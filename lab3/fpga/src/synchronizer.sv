==> flow/design.v <==
module ff_enabled
    #(parameter WIDTH = 8)
     (input logic              clk, reset, enable,
      input logic  [WIDTH-1:0] d,
      output logic [WIDTH-1:0] q);
always_ff @(posedge clk) begin
    if (~reset) q <= 0;
    else if (enable) q <= d;
end
endmodule
module synchronizer
    #(parameter WIDTH = 8)
    (input logic clk, reset,
     input logic [WIDTH-1:0] d,
     output logic [WIDTH-1:0] q);
    logic [WIDTH-1:0] d1;
    ff_enabled #(.WIDTH(WIDTH)) ff1(.clk(clk), .reset(reset), .enable(1'b1), .d(d), .q(d1));
    ff_enabled #(.WIDTH(WIDTH)) ff2(.clk(clk), .reset(reset), .enable(1'b1), .d(d1), .q(q));
endmodule
# == From RTL to reports: synchronizer ==
# What the tools print for synchronizer, step after step.
# Lines are those of the file above, counted from 1.
# Cell names lack the library's common part.
# The mark - stands for no value.
# inputs
top_module,synchronizer
clk_port,clk
cell_library,sky130hd
lib_corner,tt_025C_1v80

# == After elaboration ==
# Counts by Yosys on the flattened word-level netlist (proc, flatten, opt, wreduce; memories kept). Register bits leave out memories and registers merged into their read ports (data or address); mux counts leave out enables and synchronous resets folded into registers. Print and check cells are left out. Cells with the same type and inputs are merged into one.
# word_totals
ff_bits,16
in_bits,10
output_inout_bits,8

# == Logic depth ==
# Longest topological path by Yosys (ltp), each cell counted once; first at word level (registers and memories cut), then after technology mapping (sequential cells cut; the memories' decode and read muxes count).
# depth
depth_word,0
ABC_AREA,0
ltp_mapped,2
ltp_nobuf,1

# == Netlist ==
# Source: synth_stat.txt of the flow (Yosys; design flattened, memories mapped). It holds for the ABC_AREA given above (unset counts as 0); a run with the other value may have another netlist.
# The area totals of this step are shown rounded.
# synth_totals
mapped_cells,33
area_um2,447
sequential_area_um2,320
ffs,16
buffers,1
# types
cell,count,type_area_um2
dfxtp_1,16,320.307
and2_2,12,90.086
and2_1,4,25.024
buf_6,1,11.261
# The figures by module come from a second, unflattened synthesis with its own total; it is not the netlist above.
# unflattened
cells_unflattened,51
hier_area_um2,607
# Each row is one instance without its submodules.
# modules
module,n_inst,cells,mod_area_um2
ff_enabled (WIDTH=8),2,25,302
synchronizer,1,1,3.8

# == Worst setup path after synthesis ==
# Source: OpenSTA report_checks on the synthesized netlist (no wires, ideal clock, input and output delay 20% of the period each), path of least setup slack; recovery checks are left aside. Register names are those of the netlist, which keeps one name where synthesis merged equal registers.
# synth_path
path_type,input port to flip-flop
from,in reset
to,reg ff1.q[0]
period_ns,1.08
t_first_pin_ns,0.216
t_arrival_ns,0.467
required_ns,0.964
setup_slack_ns,0.496
delay_ns,0.367
stages,2
n_path_buf,1
period_less_setup_slack_ns,0.584
# "delay_ns" = arrival - input delay + setup time.
# "stages": output pins that drive a net of the path, with the launching flip-flop's if there is one; two outputs of one cell count as two.
# "period_less_setup_slack_ns" = period - worst setup slack (recovery checks aside). The figure is calculated, with input and output delays left at 20% of the set period.
# synth_between
cell_sequence,buf_6 -> and2_2
elab_chain_cells,0
# synth_rtl
element,line,source
"start, declared",13,"(input logic clk, reset,"
"end, assigned",7,if (~reset) q <= 0;
"end, assigned",8,else if (enable) q <= d;
"end, declared",5,output logic [WIDTH-1:0] q);

# == Timing after layout ==
# From the final timing report of job 2: the path of least setup slack in the routed layout; clock arrival at registers is part of the times.
# layout_path
path_type,flip-flop to output port
from,reg ff2.q[0]
to,out q[0]
period_ns,0.597
output_delay_ns,0.12
t_first_pin_ns,0.27
t_arrival_ns,0.70
required_ns,0.48
setup_slack_ns,-0.22
stages,2
n_path_buf,1
# layout_between
cell_sequence,dfxtp_2 -> buf_6
elab_chain_cells,0
# layout_rtl
element,line,source
"start, declared",5,output logic [WIDTH-1:0] q);
"start, assigned",7,if (~reset) q <= 0;
"start, assigned",8,else if (enable) q <= d;
"end, declared",15,output logic [WIDTH-1:0] q);

# Stored flow runs of synchronizer (2 of them; Yosys, OpenROAD, sky130hd). They differ in their settings and are not a sequence. Constraints: input delay and output delay 20% of the set period each, output load 0.01 pF.
# By "total_power_w" is meant OpenSTA's value without simulated activity: inputs other than the clock are taken to toggle once in ten clock periods, and the tool carries that through the logic.
# The results are shown rounded.
# A setting shown as - is not set for that run.
# A result given as - is not shown for that run.
name,job 1,job 2
period_ns,0.52,0.597
CORE_UTILIZATION,71,18
SETUP_SLACK_MARGIN,0.13,0.02
PLACE_DENSITY_LB_ADDON,0.22,-
HOLD_SLACK_MARGIN,0.25,-
CORE_ASPECT_RATIO,1.26,-
CORE_MARGIN,9,2
CELL_PAD_IN_SITES_DETAIL_PLACEMENT,2,0
TNS_END_PERCENT,25,65
ABC_AREA,0,-
CTS_CLUSTER_DIAMETER,354,-
CAP_MARGIN,0,40
SLEW_MARGIN,20,5
PLACE_DENSITY,-,0.48
GPL_TIMING_DRIVEN,-,0
synthesis_area_um2,-,447
die_um2,-,2900
utilization_pct,-,27.5
setup_ws_ns,-,-0.223
setup_tns_ns,-,-1.75
hold_ws_ns,-,0.178
total_power_w,-,0.00181
# Job 1: incomplete, floorplanning halted on PDN-0185
