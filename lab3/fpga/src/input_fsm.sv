==> flow/design.v <==
module counter 
	#(parameter WIDTH = 24,
	  parameter P = 1) 
	 (input logic              clk, reset,
      output logic [WIDTH-1:0] value);
    always_ff @ (posedge clk) begin
        if (reset) value <= {WIDTH{1'b0}};
        else value <= value + P;
    end
endmodule
module ff_enabled
    #(parameter WIDTH = 8)
     (input logic              clk, reset, enable,
      input logic  [WIDTH-1:0] d,
      output logic [WIDTH-1:0] q);
always_ff @(posedge clk) begin
    if (~reset) q <= 0;
    else if (enable) q <= d;
end
endmodule
module input_fsm(input clk, reset,
                 input [3:0] cols,
                 output new_key,
                 output [3:0] row_pwr, stateout);
    typedef enum logic [3:0] {row0_pwr, row1_pwr, row2_pwr, row3_pwr, debounce, intake, depress, pause} statetype;
    statetype state, next_state;
    logic [23:0] count;
    logic debounce_on;
    assign debounce_on = (state == debounce);
    logic       row0on, row1on, row2on, row3on, scanning_on;
    logic [3:0] rows_read, rows_synced, cols_synced, cols_saved, rows_saved;
    assign row0on = (state == row0_pwr);
    assign row1on = (state == row1_pwr);
    assign row2on = (state == row2_pwr);
    assign row3on = (state == row3_pwr);
    assign rows_read = {row3on, row2on, row1on, row0on};
    assign scanning = |rows_read;
    assign new_key = (state == intake);
    logic col_update;
    assign col_update = new_key | (state == depress); 
    counter debounce_counter(.clk(clk), .reset(debounce_on), .value(count));
    ff_enabled   #(.WIDTH(4)) rows_save(.clk(clk), .reset(reset), .enable(scanning), .d(rows_read), .q(rows_saved));
    ff_enabled   #(.WIDTH(4)) cols_save(.clk(clk), .reset(reset), .enable(new_key), .d(cols), .q(cols_saved));
	always_ff @(posedge clk, negedge reset) begin
		if (~reset) state <= row0_pwr;
		else        state <= next_state;
	end
    always_comb begin
        case(state) 
            row0_pwr: if(cols != 4'b0)          next_state = pause;
                      else                      next_state = row1_pwr;
            row1_pwr: if(cols != 4'b0)          next_state = pause;
                      else                      next_state = row2_pwr;
            row2_pwr: if(cols != 4'b0)          next_state = pause;
                      else                      next_state = row3_pwr;
            row3_pwr: if(cols != 4'b0)          next_state = pause;
                      else                      next_state = row0_pwr;
            pause:                              next_state = intake;
            intake:                             next_state = debounce;
            debounce: if(count < 24'd1920000)   next_state = debounce;
                      else                      next_state = depress;
            depress:  if(cols != 4'b0)
                                                next_state = row0_pwr;
					  else                      next_state = depress;
            default:                            next_state = row0_pwr;
        endcase
    end
    assign row_pwr = scanning ? rows_read : rows_saved;
    endmodule
### Tool chain data of input_fsm

The steps from the RTL of input_fsm to its reports follow in flow order.
Lines are those of the file above, counted from 1.
A cell with n/a has no value.

| inputs | value |
|---|---|
| design top | input_fsm |
| clock input | clk |
| standard-cell library | sky130hd |
| library corner | tt_025C_1v80 |

### Elaborated design

Counts by Yosys on the flattened word-level netlist (proc, flatten, opt, wreduce; memories kept). Register bits leave out memories and registers merged into their read ports (data or address); mux counts leave out enables and synchronous resets folded into registers. Print and check cells are left out. Cells with the same type and inputs are merged into one.

| word-level totals | value |
|---|---|
| cells after elaboration | 23 |
| input bits | 6 |
| flip-flop bits (word level) | 31 |

| cells by class | value |
|---|---|
| reduce/logical cells | 3 |
| add/sub/neg operators | 1 |
| muxes and demuxes | 8 |
| eq/ne operators | 7 |
| $lt $le $gt $ge | 1 |

Operators with widths:

| operator | count |
|---|---|
| adder 24 x 1 -> 24 bit with constant B | 1 |
| less-than comparator 24 x 21 -> 1 bit with constant B | 1 |
| case mux 3 bit (select 8 bit) | 1 |
| two-way mux 3 bit | 5 |
| == test 3 bit with constant B | 4 |
| == test 3 x 2 -> 1 bit with constant B | 2 |
| zero test 4 bit | 1 |
| nonzero test 4 bit | 1 |
| OR reduction 4 bit | 1 |
| two-way mux 4 bit | 1 |
| == test 3 x 1 -> 1 bit with constant B | 1 |
| two-way mux 2 bit | 1 |

### Depth

Longest topological path by Yosys (ltp), each cell counted once; first at word level (registers and memories cut), then after technology mapping (sequential cells cut; the memories' decode and read muxes count).

| logic depth | value |
|---|---|
| depth in word-level cells | 3 |
| ABC_AREA | 1 |
| mapped depth | 8 |
| gate-level depth less buffers | 8 |

### Netlist

Source: synth_stat.txt of the flow (Yosys; design flattened, memories mapped). It holds for the ABC_AREA given above (unset counts as 0); a run with the other value may have another netlist.

Cell types:

| cell | count | area in all (um^2) |
|---|---|---|
| sky130_fd_sc_hd__dfxtp_1 | 28 | 560.538 |
| sky130_fd_sc_hd__nor2_1 | 49 | 183.926 |
| sky130_fd_sc_hd__nand2_1 | 47 | 176.419 |
| sky130_fd_sc_hd__dfrtp_1 | 7 | 175.168 |
| sky130_fd_sc_hd__inv_1 | 29 | 108.854 |
| sky130_fd_sc_hd__nor2_4 | 5 | 56.304 |
| sky130_fd_sc_hd__a21oi_1 | 11 | 55.053 |
| sky130_fd_sc_hd__nand3_1 | 9 | 45.043 |
| sky130_fd_sc_hd__o21ai_0 | 8 | 40.038 |
| sky130_fd_sc_hd__nand2_2 | 6 | 37.536 |
| sky130_fd_sc_hd__xor2_1 | 4 | 35.034 |
| sky130_fd_sc_hd__nand4_1 | 5 | 31.28 |
| sky130_fd_sc_hd__buf_4 | 4 | 30.029 |
| sky130_fd_sc_hd__dfstp_2 | 1 | 26.275 |
| sky130_fd_sc_hd__nor2_8 | 1 | 20.019 |
| sky130_fd_sc_hd__and2_1 | 3 | 18.768 |
| sky130_fd_sc_hd__nor3_1 | 3 | 15.014 |
| sky130_fd_sc_hd__o21a_1 | 2 | 15.014 |

Other cell types: 9; their cells: 11.

| mapped netlist | value |
|---|---|
| synthesis area | 1,704.1 um^2 |
| mapped cells | 233 |
| sequential area | 762.0 um^2 |
| mapped flip-flops | 36 |
| buffers | 6 |

### Path before layout

Source: OpenSTA report_checks on the synthesized netlist (no wires, ideal clock, input and output delay 20% of the period each), path of least setup slack; recovery checks are left aside. Register names are those of the netlist, which keeps one name where synthesis merged equal registers.

| path after synthesis | value |
|---|---|
| path type | register to output |
| start | register state |
| end | output row_pwr[0] |
| driving pins on the path | 4 |
| clock period | 3.52 ns |
| setup slack | 1.902 ns |
| output delay | 0.704 ns |
| arrival | 0.914 ns |
| delay of the path | 0.914 ns |
| required time | 2.816 ns |
| launch time at the first pin | 0.000 ns |
| synthesis period reached | 1.618 ns |

"delay of the path" = arrival - input delay + setup time.
At an output port there is no setup time.
"driving pins on the path": output pins that drive a net of the path, with the launching flip-flop's if there is one; two outputs of one cell count as two.
"synthesis period reached" is the clock period less the worst setup slack; recovery checks do not enter. This is arithmetic on one report: input and output delays are still those of the set period (20% each).
An end named without its bit number is one bit of that signal or, where synthesis recoded a state register, one of its new flip-flops.
Between the ends stands the longest chain of elaborated cells between them, by number of cells; it is not shown to be the way that was timed. Of several equally long chains one is given.
A line is the first line of the expression or statement that the cell stems from. Yosys adds cells for indexed reads and writes and turns some case tables into memories.

| between the ends, after synthesis | value |
|---|---|
| path through | sky130_fd_sc_hd__dfrtp_1 > sky130_fd_sc_hd__inv_1 > sky130_fd_sc_hd__nand4_1 > sky130_fd_sc_hd__o21ai_0 |
| cells in the longest elaborated chain | 3 |

RTL lines, path after synthesis:

| item | RTL line | text |
|---|---|---|
| from (decl) | 26 | `statetype state, next_state;` |
| from (assign) | 45 | `if (~reset) state <= row0_pwr;` |
| from (assign) | 46 | `else state <= next_state;` |
| zero test 4 bit | 32 | `assign row0on = (state == row0_pwr);` |
| OR reduction 4 bit | 37 | `assign scanning = \|rows_read;` |
| two-way mux 4 bit | 68 | `assign row_pwr = scanning ? rows_read : rows_saved;` |
| to (decl) | 24 | `output [3:0] row_pwr, stateout);` |

### Timing after layout

From the final timing report of job 1: the path of least setup slack in the routed layout; clock arrival at registers is part of the times.

| path after layout | value |
|---|---|
| path type | register to output |
| start | register state |
| end | output row_pwr[3] |
| launch time at the first pin | 0.29 ns |
| arrival | 1.27 ns |
| clock period | 1.06 ns |
| driving pins on the path | 6 |
| output delay | 0.21 ns |
| required time | 0.85 ns |
| setup slack | -0.43 ns |

An end named without its bit number is one bit of that signal or, where synthesis recoded a state register, one of its new flip-flops.
Between the ends stands the longest chain of elaborated cells between them, by number of cells; it is not shown to be the way that was timed. Of several equally long chains one is given.

| between the ends, after layout | value |
|---|---|
| path through | sky130_fd_sc_hd__dfrtp_1 > sky130_fd_sc_hd__inv_2 > sky130_fd_sc_hd__nand4_1 > sky130_fd_sc_hd__buf_6 > sky130_fd_sc_hd__o21ai_4 > sky130_fd_sc_hd__buf_6 |
| cells in the longest elaborated chain | 3 |

RTL lines, path after layout:

| item | RTL line | text |
|---|---|---|
| from (decl) | 26 | `statetype state, next_state;` |
| from (assign) | 45 | `if (~reset) state <= row0_pwr;` |
| from (assign) | 46 | `else state <= next_state;` |
| zero test 4 bit | 32 | `assign row0on = (state == row0_pwr);` |
| OR reduction 4 bit | 37 | `assign scanning = \|rows_read;` |
| two-way mux 4 bit | 68 | `assign row_pwr = scanning ? rows_read : rows_saved;` |
| to (decl) | 24 | `output [3:0] row_pwr, stateout);` |

Lab notebook: input_fsm

Settings and measured results of 2 stored flow runs for module input_fsm (sky130hd), not sorted in any way. The constraints put input and output delay at 20% of the set period each and load the outputs with 0.01 pF.
"clock period reached" = clock period - worst setup slack. The figure is calculated, with input and output delays left at 20% of the set period.
"time of the worst setup path" = time allowed to the worst setup path (clock period - input delay - output delay, where it has them) - its slack; a late launch clock adds to it, a late capture clock takes from it.
"total power after layout" rests on the timing tool's default activity at the inputs, not on a simulated workload.
Among the settings, - means not set for that run.

| run | period_ns | CORE_UTILIZATION | SETUP_SLACK_MARGIN | PLACE_DENSITY_LB_ADDON | CORE_MARGIN | CELL_PAD_IN_SITES_GLOBAL_PLACEMENT | ABC_AREA | GPL_TIMING_DRIVEN | CAP_MARGIN | MAX_ROUTING_LAYER | SLEW_MARGIN | PLACE_DENSITY | CORE_ASPECT_RATIO | CTS_CLUSTER_DIAMETER | lowest setup slack (ns) | die outline area (um^2) | clock period reached (ns) | synthesis area (um^2) | standard-cell area after routing (um^2) | total power after layout (mW) | utilization after routing | setup TNS (ns) | time of the worst setup path (ns) | worst path kind |
|---|---|---|---|---|---|---|---|---|---|---|---|---|---|---|---|---|---|---|---|---|---|---|---|---|
| job 1 | 1.06 | 42 | 0.15 | 0.13 | 10 | 1 | 1 | 1 | 35 | met4 | 20 | - | - | - | -0.426 | 7,005.7 | 1.486 | 1,704.1 | 2,512.4 | 2.455 | 0.633 | -4.844 | 1.27 | register to output |
| job 2 | 1.78 | 41 | - | - | 2 | 0 | 1 | - | 20 | - | 20 | 0.55 | 1.4 | 69 | 0.020 | 4,695.2 | 1.760 | 1,704.1 | 2,068.2 | 1.495 | 0.523 | 0.000 | 1.40 | register to output |
